==> flow/design.v <==
`timescale 1ns/1ps;
module eight_bit_counter(
  input SW3,  
  input SW0,  
  input clk,
  output reg [7:0] LEDOut
);
reg [3:0] one_ten = 4'b0000; 
always @(posedge clk or negedge SW3)
  begin
    if(!SW3) begin
	      LEDOut <= 8'b0;
	   end
    else begin
        if(!SW0) begin
                  if (one_ten < 4'b1001) begin one_ten <= one_ten+4'b0001; end
                  else begin
                    one_ten <= 4'b0000;
                      if(LEDOut>=8'b0111_1111) begin LEDOut <= 8'b0; end
                      else begin LEDOut <= LEDOut+8'b0000_0001; end
                  end
                 end
        else begin
                if (LEDOut [3:0] < 4'b1001) begin LEDOut [3:0] <= LEDOut [3:0] +4'b0001; end
                else begin LEDOut [3:0] <= 4'b0000; end
                if(one_ten < 4'b1001) begin one_ten <= one_ten+4'b0001; end
                else begin
                    one_ten <=4'b0000;
                      if(LEDOut [7:4] >= 4'b1001) begin LEDOut [7:4] <= 4'b0000; end
                      else begin LEDOut [7:4] <= LEDOut [7:4] + 4'b0001; end
                    end
                end
          end
  end
endmodule
Step by step through the tools: eight_bit_counter
Tool output for the design above, in the order of the flow.
Line numbers count from 1 in the design file above.
{"block": "setup", "design": "eight_bit_counter", "clock_port": "clk", "lib": "sky130hd", "pvt_corner": "tt_025C_1v80"}

Word level
Source: Yosys, flattened and elaborated, memories not mapped. Widths are those after wreduce. Registers that Yosys merges into a memory's read port (data or address) are not register bits. Print and check cells do not count. Equal cells are merged and count once.
{"block": "word_totals", "ff_bits": 12}
{"block": "op_classes", "addsub": 4, "cmp": 4, "eq_ne": 1, "muxes": 9}
{"block": "op_table", "op": "4-bit two-way mux", "count": 9}
{"block": "op_table", "op": "4-bit by 1-bit adder with 4-bit output with constant B", "count": 3}
{"block": "op_table", "op": "4-bit less-than comparator with constant B", "count": 2}
{"block": "op_table", "op": "8-bit by 1-bit adder with 8-bit output with constant B", "count": 1}
{"block": "op_table", "op": "8-bit by 7-bit greater-or-equal comparator with 1-bit output with constant B", "count": 1}
{"block": "op_table", "op": "4-bit greater-or-equal comparator with constant B", "count": 1}
{"block": "op_table", "op": "2-bit != test with constant B", "count": 1}

Logic depth
Longest topological path by Yosys (ltp), each cell counted once; first at word level (registers and memories cut), then after technology mapping (sequential cells cut; the memories' decode and read muxes count).
{"block": "logic_depth", "depth_word": 4, "ABC_AREA": 0, "depth_mapped": 6}

Netlist
The flow's flattened synthesis, as Yosys stat reports it; memories are mapped. The netlist is that of the ABC_AREA named above (0 if unset); the other value can give another one.
The area totals of this step are shown rounded.
{"block": "by_type", "cell_type": "sky130_fd_sc_hd__dfrtp_1", "count": 8, "type_area_um2": 200.192}
{"block": "by_type", "cell_type": "sky130_fd_sc_hd__edfxtp_1", "count": 4, "type_area_um2": 120.115}
{"block": "by_type", "cell_type": "sky130_fd_sc_hd__ha_1", "count": 7, "type_area_um2": 87.584}
{"block": "by_type", "cell_type": "sky130_fd_sc_hd__a21oi_1", "count": 7, "type_area_um2": 35.034}
{"block": "by_type", "cell_type": "sky130_fd_sc_hd__inv_1", "count": 9, "type_area_um2": 33.782}
{"block": "by_type", "cell_type": "sky130_fd_sc_hd__o31ai_1", "count": 3, "type_area_um2": 22.522}
{"block": "by_type", "cell_type": "sky130_fd_sc_hd__nand2_1", "count": 5, "type_area_um2": 18.768}
{"block": "by_type", "cell_type": "sky130_fd_sc_hd__nor2_1", "count": 5, "type_area_um2": 18.768}
{"block": "by_type", "cell_type": "sky130_fd_sc_hd__o221ai_1", "count": 2, "type_area_um2": 17.517}
{"block": "by_type", "cell_type": "sky130_fd_sc_hd__nand3_1", "count": 3, "type_area_um2": 15.014}
{"block": "by_type", "cell_type": "sky130_fd_sc_hd__o21ai_0", "count": 3, "type_area_um2": 15.014}
{"block": "by_type", "cell_type": "sky130_fd_sc_hd__nand2b_4", "count": 1, "type_area_um2": 13.763}
{"block": "by_type", "cell_type": "sky130_fd_sc_hd__a31oi_1", "count": 2, "type_area_um2": 12.512}
{"block": "by_type", "cell_type": "sky130_fd_sc_hd__and3_1", "count": 2, "type_area_um2": 12.512}
{"block": "by_type", "cell_type": "sky130_fd_sc_hd__nor3b_2", "count": 1, "type_area_um2": 12.512}
{"block": "by_type", "cell_type": "sky130_fd_sc_hd__o22ai_1", "count": 2, "type_area_um2": 12.512}
{"block": "by_type", "cell_type": "sky130_fd_sc_hd__nand2_4", "count": 1, "type_area_um2": 11.261}
{"block": "by_type", "cell_type": "sky130_fd_sc_hd__or4b_1", "count": 1, "type_area_um2": 10.01}
Not listed: further types 18, cells in them 18.
{"block": "mapped", "cell_count": 84, "synth_area_mm2": 0.0008, "sequential_area_mm2": 0.00032, "flip_flops": 12, "buf_cells": 1}

Worst setup path after synthesis
Path of least setup slack by OpenSTA after synthesis, without wires, with an ideal clock, recovery checks aside; 20% of the period is set as input and as output delay. Where synthesis merged equal registers, the netlist keeps one of their names.
{"block": "synth_path", "path_kind": "reg-to-reg", "start": "register LEDOut[5]", "end": "register LEDOut[6]", "period_ns": 2.19, "setup_time_ns": 0.076, "t_first_pin_ns": 0.000, "arrival_time_ns": 1.518, "slack_ns": 0.595, "path_delay_ns": 1.594, "path_stages": 7, "path_buffers": 0, "period_less_setup_slack_ns": 1.595}
"path_delay_ns" = arrival - input delay + setup time.
"path_stages" counts driving pins, that of a launching flip-flop among them; a cell with two outputs on the path counts twice.
"period_less_setup_slack_ns" = period - worst setup slack (recovery checks aside). The figure is calculated, with input and output delays left at 20% of the set period.
Between the ends stands the longest chain of elaborated cells between them, by number of cells; it is not shown to be the way that was timed. Of several equally long chains one is given.
Each line given opens the expression or statement behind the cell; cells for indexed reads and writes are added by Yosys, which also makes memories of some case tables.
At most two assigning lines are given for a register; there are more.
{"block": "synth_between", "path_cell_list": "sky130_fd_sc_hd__dfrtp_1 sky130_fd_sc_hd__inv_1 sky130_fd_sc_hd__ha_1 sky130_fd_sc_hd__nor3b_2 sky130_fd_sc_hd__a21oi_1 sky130_fd_sc_hd__or4b_1 sky130_fd_sc_hd__o21ai_1", "elab_chain_cells": 4, "cells_between": 9, "lines_between": 7, "classes_between": "2 x add/sub; 2 x compare; 5 x mux"}
{"block": "synth_lines", "item": "start, declared", "line_no": 6, "source": "output reg [7:0] LEDOut"}
{"block": "synth_lines", "item": "start, assigned", "line_no": 20, "source": "else begin LEDOut <= LEDOut+8'b0000_0001; end"}
{"block": "synth_lines", "item": "start, assigned", "line_no": 30, "source": "else begin LEDOut [7:4] <= LEDOut [7:4] + 4'b0001; end"}
{"block": "synth_lines", "item": "8-bit by 1-bit adder with 8-bit output", "line_no": 20}
{"block": "synth_lines", "item": "4-bit two-way mux", "line_no": 19, "source": "if(LEDOut>=8'b0111_1111) begin LEDOut <= 8'b0; end"}
{"block": "synth_lines", "item": "4-bit two-way mux", "line_no": 16, "source": "if (one_ten < 4'b1001) begin one_ten <= one_ten+4'b0001; end"}
{"block": "synth_lines", "item": "4-bit two-way mux", "line_no": 15, "source": "if(!SW0) begin"}
{"block": "synth_lines", "item": "end, assigned", "line_no": 20}
{"block": "synth_lines", "item": "end, assigned", "line_no": 30}
{"block": "synth_lines", "item": "end, declared", "line_no": 6}

Timing after layout
From the final timing report of entry A: the path of least setup slack in the routed layout; clock arrival at registers is part of the times.
{"block": "layout_path", "path_kind": "reg-to-reg", "start": "register LEDOut[4]", "end": "register LEDOut[6]", "period_ns": 1.66, "setup_time_ns": 0.07, "t_first_pin_ns": 0.28, "arrival_time_ns": 1.82, "slack_ns": 0.06, "path_stages": 7, "path_buffers": 0}
Between the ends stands the longest chain of elaborated cells between them, by number of cells; it is not shown to be the way that was timed. Of several equally long chains one is given.
At most two assigning lines are given for a register; there are more.
{"block": "layout_between", "path_cell_list": "sky130_fd_sc_hd__dfrtp_2 sky130_fd_sc_hd__inv_2 sky130_fd_sc_hd__ha_4 sky130_fd_sc_hd__nor3b_4 sky130_fd_sc_hd__a21oi_2 sky130_fd_sc_hd__or4b_1 sky130_fd_sc_hd__o21ai_1", "elab_chain_cells": 4, "cells_between": 9, "lines_between": 7, "classes_between": "2 x add/sub; 2 x compare; 5 x mux"}
{"block": "layout_lines", "item": "start, declared", "line_no": 6, "source": "output reg [7:0] LEDOut"}
{"block": "layout_lines", "item": "start, assigned", "line_no": 20, "source": "else begin LEDOut <= LEDOut+8'b0000_0001; end"}
{"block": "layout_lines", "item": "start, assigned", "line_no": 30, "source": "else begin LEDOut [7:4] <= LEDOut [7:4] + 4'b0001; end"}
{"block": "layout_lines", "item": "8-bit by 1-bit adder with 8-bit output", "line_no": 20}
{"block": "layout_lines", "item": "4-bit two-way mux", "line_no": 19, "source": "if(LEDOut>=8'b0111_1111) begin LEDOut <= 8'b0; end"}
{"block": "layout_lines", "item": "4-bit two-way mux", "line_no": 16, "source": "if (one_ten < 4'b1001) begin one_ten <= one_ten+4'b0001; end"}
{"block": "layout_lines", "item": "4-bit two-way mux", "line_no": 15, "source": "if(!SW0) begin"}
{"block": "layout_lines", "item": "end, assigned", "line_no": 20}
{"block": "layout_lines", "item": "end, assigned", "line_no": 30}
{"block": "layout_lines", "item": "end, declared", "line_no": 6}

# Flow runs of eight_bit_counter

Measured results for eight_bit_counter: 2 stored runs of the Yosys and OpenROAD flow on sky130hd. The settings differ; the order carries no meaning. The constraints put input and output delay at 20% of the set period each and load the outputs with 0.01 pF.
By "achieved_period_ns" is meant the clock period of the run minus its worst setup slack. This is arithmetic on one report: input and output delays are still those of the set period (20% each).
"worst_path_ns" means the part of the period allowed to the worst setup path (the constraints hold back 20% at inputs and 20% at outputs) less its slack; where the path has registers, the arrival times of their clocks count too.
"totalPower_uw" rests on the timing tool's default activity at the inputs, not on a simulated workload.
Values from the reports are rounded here.

{"run": "entry A", "settings": { "period_ns": 1.66, "SETUP_SLACK_MARGIN": 0.15, "CAP_MARGIN": 20, "CORE_MARGIN": 2, "CORE_UTILIZATION": 40, "SLEW_MARGIN": 20 }, "results": { "synthesis_area_mm2": 0.0008, "design_die_area_mm2": 0.0024, "util_pct": 65, "ws_setup_ns": 0.055, "setupTns_ns": 0.000, "totalPower_uw": 1900, "achieved_period_ns": 1.605, "worst_path_ns": 1.60, "worst_setup_path_type": "reg-to-reg" }}
{"run": "entry B", "settings": { "period_ns": 2.92, "CORE_UTILIZATION": 18, "SETUP_SLACK_MARGIN": -0.22, "CORE_MARGIN": 7, "CELL_PAD_IN_SITES_GLOBAL_PLACEMENT": 3, "CELL_PAD_IN_SITES_DETAIL_PLACEMENT": 1, "TNS_END_PERCENT": 50, "GPL_ROUTABILITY_DRIVEN": 0, "CTS_CLUSTER_SIZE": 47, "CAP_MARGIN": 35, "SLEW_MARGIN": 20 }, "results": { "synthesis_area_mm2": 0.0008, "design_die_area_mm2": 0.0065, "util_pct": 23, "ws_setup_ns": 0.99, "setupTns_ns": 0.000, "totalPower_uw": 900, "achieved_period_ns": 1.935, "worst_path_ns": 1.35, "worst_setup_path_type": "reg-to-output" }}
